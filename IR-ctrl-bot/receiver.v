==> flow/design.v <==
module receiver(
    input wire clk80,
    input wire serial_in,
    output wire [7:0]rbyte
);
reg [1:0]sr;
reg recv_start = 1'b0;
reg [15:0]cnt = 16'd0;
reg [3:0]nbits = 4'd0;
wire recv; assign recv = (nbits!=0);
reg  recv_=1'b0;
wire bit_imp; assign bit_imp = (cnt==16'd0)&&recv;
always @(posedge clk80)
begin
    sr <= { sr[0], serial_in };    
    recv_start <= (sr==2'b10)&(~recv);
    recv_ <= recv;
end
reg [8:0]shiftreg = 0;
always @(posedge clk80)
    if( recv_start )
    begin
        cnt <= 16'd0;
        nbits <= 4'd11;
        shiftreg <= 0;
    end
    else
    if(nbits)
    begin
        cnt <= cnt+1;
        nbits <= (bit_imp) ? nbits-1 : nbits;
        if(bit_imp)
            shiftreg <= { sr[1], shiftreg[8:1] };
    end
reg [7:0]out_data=8'h0;
assign rbyte = out_data;
always @(posedge clk80)
    if( recv_==1'b1 && recv==1'b0 && shiftreg[3:0]==4'h5 )
        out_data <= shiftreg[7:0];
endmodule
From RTL to reports: receiver
The steps from the RTL of receiver to its reports follow in flow order.
Lines are those of the file above, counted from 1.
Operators: Yosys type, input widths -> output width; for muxes data width and select width s.
Library cell names are shortened.
{"block": "setup", "top_module": "receiver", "clock": "clk80", "lib": "sky130hd", "pvt_corner": "tt_025C_1v80"}

Word level
Yosys after proc, flatten, opt, wreduce and memory -nomap, before mapping. Enables and synchronous resets that opt folds into registers are not counted as muxes. Memory bits, and registers merged into a memory's read port (data or address), are not among the register bits. Print and check cells are not counted. Equal cells are merged and count once.
{"block": "word_totals", "regBits": 41, "elab_cells": 19}
{"block": "classes", "addsub": 2, "eq_ne": 2, "n_reduce_logical": 6, "logic": 2}
{"block": "op_table", "cell": "$add 16x1->16 const B", "n": 1}
{"block": "op_table", "cell": "$logic_not 16->1", "n": 1}
{"block": "op_table", "cell": "$sub 4x1->4 const B", "n": 1}
{"block": "op_table", "cell": "$eq 4x3->1 const B", "n": 1}
{"block": "op_table", "cell": "$reduce_bool 4->1", "n": 1}
{"block": "op_table", "cell": "$logic_and 1x1->1", "n": 3}
{"block": "op_table", "cell": "$eq 2x2->1 const B", "n": 1}
{"block": "op_table", "cell": "$reduce_and 2->1", "n": 1}
{"block": "op_table", "cell": "$and 1x1->1", "n": 1}
{"block": "op_table", "cell": "$not 1->1", "n": 1}

Longest topological paths
Depth = most cells in a row (Yosys ltp): at word level without a register or memory, in the mapped netlist without a sequential cell, where the memories' decode and read muxes count.
{"block": "logic_depth", "ltp_word": 4, "abc_area": 0, "depth_mapped": 8, "ltp_nobuf": 6}

Netlist
Source: synth_stat.txt of the flow (Yosys; design flattened, memories mapped). It holds for the ABC_AREA given above (unset counts as 0); a run with the other value may have another netlist.
Totals and module areas in this step are rounded.
{"block": "synth_totals", "cell_count": 164, "ff_cells": 41, "buf_cells": 7, "area_mm2": 0.00169, "sequential_area_mm2": 0.000901}
{"block": "by_type", "cell": "dfxtp_1", "n": 33, "type_area_um2": 660.634}
{"block": "by_type", "cell": "edfxtp_1", "n": 8, "type_area_um2": 240.23}
{"block": "by_type", "cell": "mux2i_1", "n": 8, "type_area_um2": 80.077}
{"block": "by_type", "cell": "xor2_1", "n": 7, "type_area_um2": 61.309}
{"block": "by_type", "cell": "nand2b_1", "n": 9, "type_area_um2": 56.304}
{"block": "by_type", "cell": "nor2_1", "n": 14, "type_area_um2": 52.55}
{"block": "by_type", "cell": "a21oi_1", "n": 10, "type_area_um2": 50.048}
{"block": "by_type", "cell": "ha_1", "n": 4, "type_area_um2": 50.048}
{"block": "by_type", "cell": "nand3_1", "n": 9, "type_area_um2": 45.043}
{"block": "by_type", "cell": "o31ai_1", "n": 5, "type_area_um2": 37.536}
{"block": "by_type", "cell": "or4_1", "n": 5, "type_area_um2": 37.536}
{"block": "by_type", "cell": "o21ai_0", "n": 7, "type_area_um2": 35.034}
{"block": "by_type", "cell": "or3b_1", "n": 3, "type_area_um2": 26.275}
{"block": "by_type", "cell": "buf_6", "n": 2, "type_area_um2": 22.522}
{"block": "by_type", "cell": "nand2_1", "n": 6, "type_area_um2": 22.522}
{"block": "by_type", "cell": "nand4_4", "n": 1, "type_area_um2": 21.27}
{"block": "by_type", "cell": "inv_1", "n": 5, "type_area_um2": 18.768}
{"block": "by_type", "cell": "nand4_1", "n": 3, "type_area_um2": 18.768}
Not listed: further types 15, cells in them 25.

Path before layout
Source: OpenSTA report_checks on the synthesized netlist (no wires, ideal clock, input and output delay 20% of the period each), path of least setup slack; recovery checks are left aside. Register names are those of the netlist, which keeps one name where synthesis merged equal registers.
{"block": "synth_timing", "path_kind": "register to register", "startpoint": "register nbits[0]", "endpoint": "register out_data[0]", "period_ns": 2.08, "driving_pins": 7, "path_slack_ns": 0.134, "arrival_ns": 1.576, "setup_time_ns": 0.370, "required_time_ns": 1.710, "path_delay_ns": 1.946, "period_less_setup_slack_ns": 1.946}
"path_delay_ns" is the arrival time less input delay plus setup time.
"driving_pins" counts driving pins, that of a launching flip-flop among them; a cell with two outputs on the path counts twice.
"period_less_setup_slack_ns" is the clock period less the worst setup slack; recovery checks do not enter. This is arithmetic on one report: input and output delays are still those of the set period (20% each).
The rows between start and end are the longest chain of elaborated cells between them; the timing report does not say that the signal goes this way. Where chains are equally long, one stands for them.
Each line given opens the expression or statement behind the cell; cells for indexed reads and writes are added by Yosys, which also makes memories of some case tables.
{"block": "synth_between", "path_cell_list": "dfxtp_1 -> inv_1 -> ha_1 -> or3b_1 -> buf_2 -> clkbuf_1 -> nor2_1", "elab_chain_len": 4, "cone_cells": 4}
{"block": "synth_rtl", "element": "start, declared", "line": 9, "rtl": "reg [3:0]nbits = 4'd0;"}
{"block": "synth_rtl", "element": "start, assigned", "line": 24, "rtl": "nbits <= 4'd11;"}
{"block": "synth_rtl", "element": "start, assigned", "line": 31, "rtl": "nbits <= (bit_imp) ? nbits-1 : nbits;"}
{"block": "synth_rtl", "element": "$reduce_bool 4->1", "line": 10, "rtl": "wire recv; assign recv = (nbits!=0);"}
{"block": "synth_rtl", "element": "$not 1->1", "line": 38, "rtl": "if( recv_==1'b1 && recv==1'b0 && shiftreg[3:0]==4'h5 )"}
{"block": "synth_rtl", "element": "$logic_and 1x1->1 x2", "line": 38}
{"block": "synth_rtl", "element": "end, assigned", "line": 39, "rtl": "out_data <= shiftreg[7:0];"}
{"block": "synth_rtl", "element": "end, declared", "line": 35, "rtl": "reg [7:0]out_data=8'h0;"}

Worst path after layout
From the final timing report of record 1: the path of least setup slack in the routed layout; clock arrival at registers is part of the times.
{"block": "layout_timing", "path_kind": "register to register", "startpoint": "register nbits[0]", "endpoint": "register shiftreg[1]", "arrival_ns": 2.34, "path_slack_ns": 0.55, "driving_pins": 7, "setup_time_ns": 0.06, "required_time_ns": 2.88, "period_ns": 2.6}
The rows between start and end are the longest chain of elaborated cells between them; the timing report does not say that the signal goes this way. Where chains are equally long, one stands for them.
{"block": "layout_between", "path_cell_list": "dfxtp_1 -> inv_1 -> ha_1 -> or3b_1 -> nand4_1 -> or2_1 -> mux2i_1", "elab_chain_len": 3, "cone_cells": 3}
{"block": "layout_rtl", "element": "start, declared", "line": 9, "rtl": "reg [3:0]nbits = 4'd0;"}
{"block": "layout_rtl", "element": "start, assigned", "line": 24, "rtl": "nbits <= 4'd11;"}
{"block": "layout_rtl", "element": "start, assigned", "line": 31, "rtl": "nbits <= (bit_imp) ? nbits-1 : nbits;"}
{"block": "layout_rtl", "element": "$reduce_bool 4->1", "line": 10, "rtl": "wire recv; assign recv = (nbits!=0);"}
{"block": "layout_rtl", "element": "$logic_and 1x1->1", "line": 12, "rtl": "wire bit_imp; assign bit_imp = (cnt==16'd0)&&recv;"}
{"block": "layout_rtl", "element": "$reduce_and 2->1"}
{"block": "layout_rtl", "element": "end, assigned", "line": 25, "rtl": "shiftreg <= 0;"}
{"block": "layout_rtl", "element": "end, assigned", "line": 33, "rtl": "shiftreg <= { sr[1], shiftreg[8:1] };"}
{"block": "layout_rtl", "element": "end, declared", "line": 19, "rtl": "reg [8:0]shiftreg = 0;"}

# Flow runs of receiver

Measured results for receiver: 2 stored runs of the Yosys and OpenROAD flow on sky130hd. The settings differ; the order carries no meaning. The constraints put input and output delay at 20% of the set period each and load the outputs with 0.01 pF.
By "achieved_period_ns" is meant the clock period of the run minus its worst setup slack. This is arithmetic on one report: input and output delays are still those of the set period (20% each).
"worst_setup_path_time_ns" means the part of the period allowed to the worst setup path (the constraints hold back 20% at inputs and 20% at outputs) less its slack; where the path has registers, the arrival times of their clocks count too.
"power_total_uw" is the tool's figure for a default switching activity; nothing was simulated.
Measured values are rounded.

{"run": "record 1", "settings": { "period_ns": 2.6, "CORE_UTILIZATION": 57, "PLACE_DENSITY": 0.76, "CORE_MARGIN": 3, "SLEW_MARGIN": 15, "MAX_ROUTING_LAYER": "met5", "CAP_MARGIN": 20 }, "results": { "design_die_area_mm2": 0.00366, "power_total_uw": 946, "final_cell_area_mm2": 0.00184, "post_synth_area_mm2": 0.00169, "final_setup_ws_ns": 0.546, "post_route_util_pct": 66.3, "achieved_period_ns": 2.054, "setup_tns_ns": 0.000, "hold_ws_ns": 0.357, "worst_setup_path_time_ns": 2.05, "path_kind": "register to register" }}
{"run": "record 2", "settings": { "period_ns": 2.41, "CORE_UTILIZATION": 25, "SETUP_SLACK_MARGIN": 0.02, "PLACE_DENSITY_LB_ADDON": 0.05, "HOLD_SLACK_MARGIN": 0.26, "CORE_MARGIN": 8, "CELL_PAD_IN_SITES_GLOBAL_PLACEMENT": 2, "TNS_END_PERCENT": 65, "GPL_TIMING_DRIVEN": 0, "GPL_ROUTABILITY_DRIVEN": 0, "CTS_CLUSTER_DIAMETER": 162, "CAP_MARGIN": 20, "SLEW_MARGIN": 20 }, "results": { "design_die_area_mm2": 0.00966, "power_total_uw": 1150, "final_cell_area_mm2": 0.00197, "post_synth_area_mm2": 0.00169, "final_setup_ws_ns": 0.254, "post_route_util_pct": 29.5, "achieved_period_ns": 2.156, "setup_tns_ns": 0.000, "hold_ws_ns": 0.359, "worst_setup_path_time_ns": 2.16, "path_kind": "register to register" }}
